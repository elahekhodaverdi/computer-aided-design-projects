==> flow/design.v <==
module buffer_4 (clk, wr_en, wr_adr, wr_data, rd_adr, rd_data);
    parameter SIZE = 16;
    input clk, wr_en;
    input [7:0] wr_adr, rd_adr;
    input [31:0] wr_data;
    output [7:0] rd_data;
    reg [7:0] mem [0:SIZE-1];
    assign rd_data = mem[rd_adr];
    always @(posedge clk) begin
        if (wr_en) begin
            mem[wr_adr] <= wr_data[31 : 24];
            mem[wr_adr + 1] <= wr_data[23 : 16];
            mem[wr_adr + 2] <= wr_data[15 : 8];
            mem[wr_adr + 3] <= wr_data[7 : 0];
        end
    end
endmodule
* Step by step through the tools: buffer_4
What the tools print for buffer_4, step after step.
Lines are those of the file above, counted from 1.
Library cell names are shortened.
The mark n/a stands for no value.
- Design top :: buffer_4
- Clock input :: clk
- Library :: sky130hd
- Timing corner :: tt_025C_1v80

* Word-level counts
Yosys after proc, flatten, opt, wreduce and memory -nomap, before mapping. Enables and synchronous resets that opt folds into registers are not counted as muxes. Memory bits, and registers merged into a memory's read port (data or address), are not among the register bits. Print and check cells are not counted. Equal cells are merged and count once.
Memory sizes are those after Yosys's memory passes, which may raise the word count (mostly to a power of two), join words into wider ones and drop unused or constant bits.
- Cells after elaboration :: 13
- Register bits after elaboration :: 0
- Memory bits (writable) :: 128
- Output and inout port bits :: 8
- Memories kept :: 1
- Bits of input ports :: 50
- Add/sub/neg operators :: 3
- Mux-type cells :: 9
** Memory list
- mem :: depth 16, bits a word 8, read ports 1, wr ports 4, line 7 : reg [7:0] mem [0:SIZE-1];
** Operator list (count)
- 8-bit two-way mux :: 4
- 4-bit two-way mux :: 4
- 4-bit by 2-bit adder with 4-bit output (second input constant) :: 2
- 4-bit by 1-bit adder with 4-bit output (second input constant) :: 1
- 1-bit two-way mux :: 1

* Logic depth
Yosys ltp: most cells in a row. Word level: on the elaborated netlist, between registers, memories and ports. Mapped: between sequential cells and ports; inverters and the memories' decode and read muxes count.
- Depth after elaboration :: 2
- ABC_AREA :: 0
- Depth in mapped cells :: 11
- Depth with buffers taken out :: 6

* Netlist
Source: synth_stat.txt of the flow (Yosys; design flattened, memories mapped). It holds for the ABC_AREA given above (unset counts as 0); a run with the other value may have another netlist.
The area totals of this step are shown rounded.
** Cells by type
- edfxtp_1 :: count 128, total area 3.84E+03 um2
- mux4_2 :: count 32, total area 720.691 um2
- o21ai_0 :: count 129, total area 645.619 um2
- mux2i_1 :: count 64, total area 640.614 um2
- o2bb2ai_1 :: count 64, total area 560.538 um2
- nand3_1 :: count 93, total area 465.446 um2
- and3_1 :: count 64, total area 400.384 um2
- o22ai_1 :: count 64, total area 400.384 um2
- a21oi_1 :: count 72, total area 360.346 um2
- clkbuf_1 :: count 83, total area 311.549 um2
- a22oi_1 :: count 16, total area 120.115 um2
- buf_2 :: count 22, total area 110.106 um2
- nand2_1 :: count 24, total area 90.086 um2
- and2_1 :: count 10, total area 62.56 um2
- buf_1 :: count 15, total area 56.304 um2
- nor2_2 :: count 9, total area 56.304 um2
- nor2b_1 :: count 7, total area 43.792 um2
- nor2_1 :: count 10, total area 37.536 um2
Other cell types: 20; their cells: 39.
- Buffers :: 123
- Mapped area :: 0.0092 mm2
- Area of sequential cells :: 0.0038 mm2
- Mapped flip-flops :: 128
- Cells in the netlist :: 945

* Path before layout
Source: OpenSTA report_checks on the synthesized netlist (no wires, ideal clock, input and output delay 20% of the period each), path of least setup slack; recovery checks are left aside. Register names are those of the netlist, which keeps one name where synthesis merged equal registers.
- Kind :: input -> register
- Start point :: in wr_adr[1]
- End point :: mem mem[1][0]
- Input delay :: 0.618 ns
- Clock period :: 3.09 ns
- Buffers on the path :: 5
- Driving pins on the path :: 10
- Required time :: 2.678 ns
- Setup slack :: -0.007 ns
- Library setup time :: 0.412 ns
- Path delay :: 2.479 ns
- Data arrival time :: 2.685 ns
- Launch time at the first pin :: 0.618 ns
- Period reached after synthesis :: 3.097 ns
"path delay" = arrival - input delay + setup time.
"driving pins on the path": output pins that drive a net of the path, with the launching flip-flop's if there is one; two outputs of one cell count as two.
"period reached after synthesis" is the clock period less the worst setup slack; recovery checks do not enter. This is arithmetic on one report: input and output delays are still those of the set period (20% each).
The rows between start and end are the longest chain of elaborated cells between them; the timing report does not say that the signal goes this way. Where chains are equally long, one stands for them.
Each line given opens the expression or statement behind the cell; cells for indexed reads and writes are added by Yosys, which also makes memories of some case tables.
- Path through :: clkbuf_1 buf_2 buf_2 inv_1 ha_1 and2_1 clkbuf_1 nand4_1 clkbuf_1 o311ai_0
- Cells in the longest elaborated chain :: 2
- Elaborated cells between the ends (all ways) :: 7
- RTL lines with such cells :: 4
- Those cells by class :: 3 x add/sub; 4 x mux
** Ends and longest elaborated chain, after synthesis
- from (decl) :: line 4 : input [7:0] wr_adr, rd_adr;
- 4-bit by 1-bit adder with 4-bit output :: line 12 : mem[wr_adr + 1] <= wr_data[23 : 16];
- 4-bit two-way mux :: line 10 : if (wr_en) begin
- to (decl) :: line 7 : reg [7:0] mem [0:SIZE-1];

* Path in the finished layout
From the final timing report of run B: the path of least setup slack in the routed layout; clock arrival at registers is part of the times.
- Kind :: input -> output
- Start point :: in rd_adr[1]
- End point :: out rd_data[0]
- Output delay :: 0.69 ns
- Buffers on the path :: 4
- Required time :: 2.74 ns
- Clock period :: 3.43 ns
- Setup slack :: 0.03 ns
- Data arrival time :: 2.71 ns
- Driving pins on the path :: 7
- Input delay :: 0.69 ns
- Launch time at the first pin :: 0.69 ns
The rows between start and end are the longest chain of elaborated cells between them; the timing report does not say that the signal goes this way. Where chains are equally long, one stands for them.
The chain passes a memory read, where the word-level depth is cut; so it can be longer than that depth.
- Path through :: clkdlybuf4s50_1 buf_12 buf_12 mux4_2 a22oi_1 nand2_1 clkdlybuf4s50_1
- Cells in the longest elaborated chain :: 1
- Elaborated cells between the ends (all ways) :: 1
- RTL lines with such cells :: 1
- Those cells by class :: 1 x memory
** Ends and longest elaborated chain, post-layout
- from (decl) :: line 4 : input [7:0] wr_adr, rd_adr;
- memory read 16 x 8 bit :: line 7 : reg [7:0] mem [0:SIZE-1];
- to (decl) :: line 6 : output [7:0] rd_data;

Hand-over note for buffer_4

Settings and measured results of 2 stored flow runs for module buffer_4 (sky130hd), not sorted in any way. The constraints put input and output delay at 20% of the set period each and load the outputs with 0.01 pF.
"clock period reached" is the run's clock period less its worst setup slack. It is reckoned from that one timing run; input and output delays stay at 20% of the period that was set.
"critical path time": the worst setup path's part of the clock period (all of it between registers, 20% less for each end at a port) less its slack. A launch clock that arrives late makes it longer, a capture clock that arrives late makes it shorter.
"total power of the final layout" rests on the timing tool's default activity at the inputs, not on a simulated workload.
The results are shown rounded.

** Run A
- Settings :: period_ns=3.05; CORE_UTILIZATION=45; SETUP_SLACK_MARGIN=0.21; PLACE_DENSITY_LB_ADDON=0.26; CORE_MARGIN=3; CELL_PAD_IN_SITES_GLOBAL_PLACEMENT=0; CELL_PAD_IN_SITES_DETAIL_PLACEMENT=2; TNS_END_PERCENT=60; ABC_AREA=1; GPL_TIMING_DRIVEN=0; GPL_ROUTABILITY_DRIVEN=1; CTS_CLUSTER_DIAMETER=364; CAP_MARGIN=25; MIN_ROUTING_LAYER=met2; SLEW_MARGIN=20
- Outcome :: stopped before the end: placement reported DPL-0033

** Run B
- Settings :: period_ns=3.43; CORE_UTILIZATION=71; CAP_MARGIN=20; CORE_MARGIN=2; SLEW_MARGIN=20
- Chip area after synthesis (Yosys) :: 0.0092 mm2
- Clock period reached :: 3.398 ns
- Standard-cell area after layout :: 0.01 mm2
- Overall die area :: 0.014 mm2
- Total negative setup slack :: 0.000 ns
- Critical path time :: 2.03 ns
- Critical path type :: input -> output
- Post-route worst hold slack :: 1.5 ns
- Final utilization :: 82 %
- Worst setup slack after layout :: 0.032 ns
- Total power of the final layout :: 4.3 mW

End of note.
