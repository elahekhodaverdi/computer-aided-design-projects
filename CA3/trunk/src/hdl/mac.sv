==> flow/design.v <==
module abs_to_2scomplement #(parameter N = 5) (a, signbit, out);
    input [N-1:0] a;
    input signbit;
    output [N-1:0] out;
    wire [N-1:0] inverted_a;
    wire [N-1:0] one;
    assign one = {{(N-1){1'b0}}, signbit };
    genvar i;
    generate
        for (i = 0; i < N; i = i + 1) begin : XOR_LOOP
            XOR xor_i (.a(a[i]), .b(signbit), .out(inverted_a[i]));
        end
    endgenerate
    adder #(N) adder1 (.a(inverted_a), .b(one), .sum(out));
endmodule
module adder #(parameter N = 11) (input [N-1:0] a, b, output [N-1:0] sum);
    wire [N:0] c;
    genvar i;
    fulladder f0 (.a(a[0]), .b(b[0]), .cin(1'b0), .sum(sum[0]), .co(c[1]));
    generate
        for (i = 1; i < N; i = i + 1) begin : FA_LOOP
            fulladder fi (.a(a[i]), .b(b[i]), .cin(c[i]), .sum(sum[i]), .co(c[i+1]));
        end
    endgenerate
endmodule
module AND(a, b, out);
    input a, b;
    output out;
    C1 andd(.A0(1'b0), .A1(1'b0), .SA(1'b0), .B0(a), .B1(a), .SB(1'b1), .S0(b), .S1(b), .F(out));
endmodule
module bit_multiplier (xi, yi, pi, ci, xo, yo, po, co);
    input xi, yi, pi, ci;
    output xo, yo, po, co;
    wire xy;
    AND andd(xi, yi, xy);
    fulladder fa(pi, xy, ci, po, co);
    assign yo = yi;
    assign xo = xi;
endmodule
module C1 (A0, A1, SA, B0, B1, SB, S0, S1, F);
    parameter N = 1;
    input [N - 1 : 0] A0, A1, B0, B1;
    input S0, S1, SB, SA;
    wire S2;
    output [N - 1 : 0] F;
    wire [N - 1 : 0] F1, F2;
    assign F1 = (SA) ? A1 : A0;
    assign F2 = (SB) ? B1 : B0;
    assign S2 = S0 | S1;
    assign F = (S2) ? F2 : F1;
endmodule
module C2 #(parameter N = 5) (D0, D1, D2, D3, A1, B1, A0, B0, F);
    input [N - 1 : 0] D0, D1, D2, D3;
    input A1, B1, A0, B0;
    output [N - 1 : 0] F;
    wire S0, S1;
    wire [1 : 0] S2;
    assign S1 = A1 | B1;
    assign S0 = A0 & B0;
    assign S2 = {S1, S0};
    assign F = (S2 == 2'b11) ? D3 :
               (S2 == 2'b10) ? D2 :
               (S2 == 2'b01) ? D1 : D0;
endmodule
module carryOut(a, b, c, cout);
    input a, b, c;
    output cout;
    C2 #(1) co(.D0(1'b0), .D1(1'b1), .D2(c), .D3(1'b1), .A1(a), .B1(b), .A0(a), .B0(b), .F(cout));
endmodule
module fulladder(a, b, cin, sum, co);
    input a, b, cin;
    output sum, co;
    wire s;
    XOR x1(.a(a), .b(b), .out(s));
    XOR x2(.a(s), .b(cin), .out(sum));
    carryOut carry(.a(a), .b(b), .c(cin), .cout(co));
endmodule
module multiplier (x, y, out);
    parameter N = 5;
    input signed [N - 1 : 0] x, y;
    output signed [2*N - 1 : 0] out;
    wire [2*N - 1 : 0] z;
    wire signbit_res;
    wire[N-1:0] abs_x, abs_y;
    abs_to_2scomplement #(N) absx(.a(x), .signbit(x[N-1]), .out(abs_x));
    abs_to_2scomplement #(N) absy(.a(y), .signbit(y[N-1]), .out(abs_y));
    wire xv [N : 0][N : 0];
    wire yv [N : 0][N : 0];
    wire cv [N : 0][N : 0];
    wire pv [N : 0][N : 0];
    genvar i, j;
    generate
        for (i = 0; i < N; i = i + 1)
        begin: gen_rows
            for (j = 0; j < N; j = j + 1)
            begin: gen_cols
                bit_multiplier bm(
                    .xi(xv[i][j]), 
                    .yi(yv[i][j]),
                    .pi(pv[i][j + 1]),
                    .ci(cv[i][j]), 
                    .xo(xv[i][j + 1]),
                    .yo(yv[i + 1][j]),
                    .po(pv[i + 1][j]),
                    .co(cv[i][j + 1])
                );
            end
        end
    endgenerate
    generate
        for (i = 0; i < N; i = i + 1)
        begin: sides
            assign xv[i][0] = abs_x[i];
            assign cv[i][0] = 1'b0;
            assign pv[0][i + 1] = 1'b0;
            assign pv[i + 1][N] = cv[i][N];
            assign yv[0][i] = abs_y[i];
            assign z[i] = pv[i + 1][0];
            assign z[i + N] = pv[N][i + 1];
        end
    endgenerate
    XOR res_signbit(.a(x[N-1]), .b(y[N-1]), .out(signbit_res));
    abs_to_2scomplement #(2*N) twoscomplement(.a(z), .signbit(signbit_res), .out(out));
endmodule
module XOR (a, b, out);
    input a, b;
    output out;
    C2 #(1) c2(.D0(1'b0), .D1(1'b1), .D2(1'b1), .D3(1'b0), .A1(a), .B1(b), .A0(a), .B0(b), .F(out));
endmodule
module adder12 (a, b, out);
    input [11:0] a, b;
    output [11:0] out;
    assign out = a + b;    
endmodule
module mac (clk, rst, rst_acc, acc_en, img_pixel, filter_value, out);
    input clk, rst, rst_acc, acc_en;
    input [7:0] img_pixel, filter_value;
    output [7:0] out;
    wire [11:0] acc_out, acc_in;
    wire [7:0] mult_res;
    multiplier mult(img_pixel, filter_value, mult_res);
    adder12 addr4({4'b0000, mult_res}, acc_out, acc_in);
    register1word acc(clk, acc_en, rst | rst_acc, acc_in, acc_out);
    assign out = acc_out[11:4];
endmodule
module register1word(clk, en, rst, write_data, out);
    input clk, en, rst;
    input [11:0] write_data;
    output reg [11:0] out;
    always @(posedge clk) begin
        if (rst) begin
            out <= 0;
        end else if (en) begin
            out <= write_data;
        end
    end
endmodule
**From RTL to reports: mac**

Tool output for the design above, in the order of the flow.
Lines are those of the file above, counted from 1.
Library cell names are shortened.
Not given: -

- Top: mac
- Clock: clk
- Cell library: sky130hd
- Corner: tt_025C_1v80

**After elaboration**

Source: Yosys, flattened and elaborated, memories not mapped. Widths are those after wreduce; folded enables and synchronous resets count as part of the registers. Registers that Yosys merges into a memory's read port (data or address) are not register bits. Print and check cells do not count.

- Bits in registers: 12
- Bits of input ports: 20
- Output and inout bits: 8
- Elaborated cells: 667

- Add/sub/neg operators: 1
- Equality and inequality tests: 210
- Muxes and demuxes: 318
- Bitwise logic cells: 137

Operators by type and width:

| cell | count |
|---|---|
| 1-bit two-way mux | 318 |
| 2-bit == test (second input constant) | 140 |
| 2-bit by 1-bit == test with 1-bit output (second input constant) | 70 |
| 1-bit bitwise OR | 69 |
| 1-bit AND | 68 |
| 8-bit by 12-bit adder with 12-bit output | 1 |

**Longest topological paths**

Yosys ltp: most cells in a row. Word level: on the elaborated netlist, between registers, memories and ports. Mapped: between sequential cells and ports; inverters and the memories' decode and read muxes count.

- Word-level depth: 78
- ABC_AREA: 0
- Mapped depth: 31
- Gate-level depth less buffers: 31

**Netlist**

Yosys stat after the flow's synthesis: flattened, memories mapped to cells. It holds for the ABC_AREA given above (unset counts as 0); a run with the other value may have another netlist.

- Cells in the netlist: 208
- Cell area after synthesis: 0.001788 mm2
- Sequential area: 0.0002402 mm2
- Flip-flops: 12
- Buffers: 12

Cells by type:

| cell type | count | area in all (um2) |
|---|---|---|
| ha_1 | 27 | 337.824 |
| fa_1 | 13 | 260.25 |
| dfxtp_1 | 12 | 240.23 |
| xnor2_1 | 16 | 140.134 |
| and2_1 | 15 | 93.84 |
| inv_1 | 22 | 82.579 |
| xor2_1 | 9 | 78.826 |
| nand2_1 | 17 | 63.811 |
| buf_4 | 8 | 60.058 |
| nor2_1 | 13 | 48.797 |
| mux2i_1 | 4 | 40.038 |
| a21oi_1 | 7 | 35.034 |
| a21o_1 | 4 | 30.029 |
| xnor2_4 | 1 | 27.526 |
| nor3_1 | 5 | 25.024 |
| o21ai_0 | 5 | 25.024 |
| a211oi_1 | 2 | 15.014 |
| buf_2 | 3 | 15.014 |

Other cell types: 18; their cells: 25.
The figures by module come from a second, unflattened synthesis with its own total; it is not the netlist above.

- Cell total of the unflattened synthesis: 1086
- Area (unflattened synthesis): 0.0086133 mm2

Rows give one instance, submodules left out.

Modules:

| module | instances | cells | area (mm2) | seq. area (mm2) |
|---|---|---|---|---|
| C2 #(N=1) | 156 | 3 | 0.0000325 | 0 |
| C1 | 25 | 4 | 0.0000338 | 0 |
| XOR | 111 | 2 | 0.0000075 | 0 |
| adder12 | 1 | 59 | 0.000503 | 0 |
| register1word | 1 | 38 | 0.0004204 | 0.0002402 |
| bit_multiplier | 25 | 2 | 0.000015 | 0 |
| carryOut | 45 | 2 | 0.0000075 | 0 |
| AND | 25 | 2 | 0.0000075 | 0 |
| mac | 1 | 2 | 0.00001 | 0 |
| abs_to_2scomplement #(N=5) | 2 | 1 | 0.0000038 | 0 |
| adder #(N=5) | 2 | 1 | 0.0000038 | 0 |
| abs_to_2scomplement #(N=10) | 1 | 1 | 0.0000038 | 0 |
| adder #(N=10) | 1 | 1 | 0.0000038 | 0 |
| multiplier | 1 | 1 | 0.0000038 | 0 |
| fulladder | 45 | 0 | 0 | 0 |

**Timing after synthesis**

Source: OpenSTA report_checks on the synthesized netlist (no wires, ideal clock, input and output delay 20% of the period each), path of least setup slack; recovery checks are left aside. Register names are those of the netlist, which keeps one name where synthesis merged equal registers.

- Path type: input -> register
- Start point: in filter_value[4]
- End point: reg acc.out[9]
- Clock period: 7.69 ns
- Input delay: 1.538 ns
- Setup time: 0.072 ns
- Time at the first pin: 1.538 ns
- Data arrival time: 7.924 ns
- Required time: 7.618 ns
- Path slack: -0.306 ns
- Path delay: 6.458 ns
- Stages on the path: 26
- Path buffers: 1
- Synthesis period reached: 7.996 ns

"path delay" is the arrival time less input delay plus setup time.
"stages on the path" counts driving pins, that of a launching flip-flop among them; a cell with two outputs on the path counts twice.
"synthesis period reached" is the clock period less the worst setup slack; recovery checks do not enter. This is arithmetic on one report: input and output delays are still those of the set period (20% each).
Between the ends stands the longest chain of elaborated cells between them, by number of cells; it is not shown to be the way that was timed. Of several equally long chains one is given.
A line is the first line of the expression or statement that the cell stems from. Yosys adds cells for indexed reads and writes and turns some case tables into memories.

- Cells stage by stage: buf_2 xor2_1 ha_1 and2_1 ha_1 fa_1 inv_1 fa_1 fa_1 fa_1 fa_1 fa_1 inv_1 fa_1 inv_1 fa_1 xor2_1 ha_1 xnor2_1 xnor2_1 xnor2_1 ha_1 a21oi_1 or2_2 o31ai_1 mux2i_1
- Length of the longest elaborated chain: 78
- Elaborated cells between the ends (all ways): 577
- Source lines of those cells: 7
- Classes of those cells: 1 x add/sub; 180 x eq/ne; 278 x mux; 118 x logic

RTL lines, path post-synthesis:

| what | RTL line | RTL |
|---|---|---|
| start, declared | 137 | `input [7:0] img_pixel, filter_value;` |
| 1-bit AND | 59 | `assign S0 = A0 & B0;` |
| 2-bit by 1-bit == test with 1-bit output | 63 | `(S2 == 2'b01) ? D1 : D0;` |
| 1-bit two-way mux | 63 |  |
| 1-bit two-way mux | 62 | `(S2 == 2'b10) ? D2 :` |
| 1-bit two-way mux | 61 | `assign F = (S2 == 2'b11) ? D3 :` |
| 1-bit AND | 59 |  |
| 2-bit by 1-bit == test with 1-bit output | 63 |  |
| (+64 left out) | - |  |
| 1-bit two-way mux | 62 |  |
| 1-bit AND | 59 |  |
| 2-bit by 1-bit == test with 1-bit output | 63 |  |
| 1-bit two-way mux | 63 |  |
| 1-bit two-way mux | 62 |  |
| 1-bit two-way mux | 61 |  |
| 8-bit by 12-bit adder with 12-bit output | 133 | `assign out = a + b;` |
| end, assigned | 152 | `out <= 0;` |
| end, assigned | 154 | `out <= write_data;` |
| end, declared | 149 | `output reg [11:0] out;` |

**Timing after layout**

Path of least setup slack in the final report of stored run 1 (OpenROAD, finished layout, wires in). Where an end is a register, its clock arrival counts in the times.

- Path type: input -> register
- Start point: in filter_value[4]
- End point: reg acc.out[10]
- Clock period: 5.74 ns
- Input delay: 1.15 ns
- Setup time: 0.11 ns
- Time at the first pin: 1.15 ns
- Data arrival time: 7.18 ns
- Required time: 5.87 ns
- Path slack: -1.30 ns
- Stages on the path: 27
- Path buffers: 1

Between the ends stands the longest chain of elaborated cells between them, by number of cells; it is not shown to be the way that was timed. Of several equally long chains one is given.

- Cells stage by stage: buf_8 xor2_4 ha_4 and2_4 ha_4 fa_2 inv_2 fa_2 fa_2 fa_2 fa_2 fa_2 inv_2 fa_2 inv_2 fa_1 xor2_1 ha_2 xnor2_2 xnor2_1 xnor2_1 ha_1 o21a_1 o2111ai_1 a21oi_1 xnor2_1 nor2_1
- Length of the longest elaborated chain: 78
- Elaborated cells between the ends (all ways): 577
- Source lines of those cells: 7
- Classes of those cells: 1 x add/sub; 180 x eq/ne; 278 x mux; 118 x logic

RTL lines, path post-layout:

| what | RTL line | RTL |
|---|---|---|
| start, declared | 137 | `input [7:0] img_pixel, filter_value;` |
| 1-bit AND | 59 | `assign S0 = A0 & B0;` |
| 2-bit by 1-bit == test with 1-bit output | 63 | `(S2 == 2'b01) ? D1 : D0;` |
| 1-bit two-way mux | 63 |  |
| 1-bit two-way mux | 62 | `(S2 == 2'b10) ? D2 :` |
| 1-bit two-way mux | 61 | `assign F = (S2 == 2'b11) ? D3 :` |
| 1-bit AND | 59 |  |
| 2-bit by 1-bit == test with 1-bit output | 63 |  |
| (+64 left out) | - |  |
| 1-bit two-way mux | 62 |  |
| 1-bit AND | 59 |  |
| 2-bit by 1-bit == test with 1-bit output | 63 |  |
| 1-bit two-way mux | 63 |  |
| 1-bit two-way mux | 62 |  |
| 1-bit two-way mux | 61 |  |
| 8-bit by 12-bit adder with 12-bit output | 133 | `assign out = a + b;` |
| end, assigned | 152 | `out <= 0;` |
| end, assigned | 154 | `out <= write_data;` |
| end, declared | 149 | `output reg [11:0] out;` |

==> runs of mac <==
Module mac, platform sky130hd: 2 stored runs of the flow (Yosys, OpenROAD) with differing settings, in no particular order. Input and output delays are each 20% of the period that was set; the output load is 0.01 pF.
"reached clock period" = clock period - worst setup slack. The figure is calculated, with input and output delays left at 20% of the set period.
By "worst setup path time" is meant the share of the clock period that the worst setup path is allowed (20% is reserved at inputs, 20% at outputs), minus its slack. Clock arrival times at its registers enter into it.
"total power after layout": no workload was simulated; the value follows from the tool's default switching activity.
Among the settings, n/a means not set for that run.

| name | stored run 1 | stored run 2 |
|---|---|---|
| period_ns | 5.74 | 12.2 |
| CORE_UTILIZATION | 29 | 27 |
| PLACE_DENSITY | 0.39 | n/a |
| CORE_ASPECT_RATIO | 1.64 | 1.58 |
| CELL_PAD_IN_SITES_GLOBAL_PLACEMENT | 2 | n/a |
| CELL_PAD_IN_SITES_DETAIL_PLACEMENT | 0 | n/a |
| GPL_ROUTABILITY_DRIVEN | 0 | n/a |
| CTS_CLUSTER_SIZE | 46 | n/a |
| CAP_MARGIN | 20 | 20 |
| CORE_MARGIN | 2 | 5 |
| SLEW_MARGIN | 20 | 35 |
| PLACE_DENSITY_LB_ADDON | n/a | 0.29 |
| MIN_ROUTING_LAYER | n/a | met2 |
| MAX_ROUTING_LAYER | n/a | met5 |
| final design utilization (%) | 43.2 | 31.8 |
| total negative slack (ns) | -7.590 | 0.000 |
| standard-cell area after routing (mm2) | 0.00257 | 0.0020582 |
| worst setup path time (ns) | 5.89 | 7.15 |
| critical path kind | input -> register | input -> register |
| die outline area (mm2) | 0.006829 | 0.0083925 |
| netlist area reported by Yosys (mm2) | 0.001788 | 0.001788 |
| reached clock period (ns) | 7.040 | 9.588 |
| total power after layout (mW) | 1.024 | 0.3487 |
| lowest hold slack (ns) | 0.474 | 0.469 |
| worst setup slack after layout (ns) | -1.300 | 2.612 |
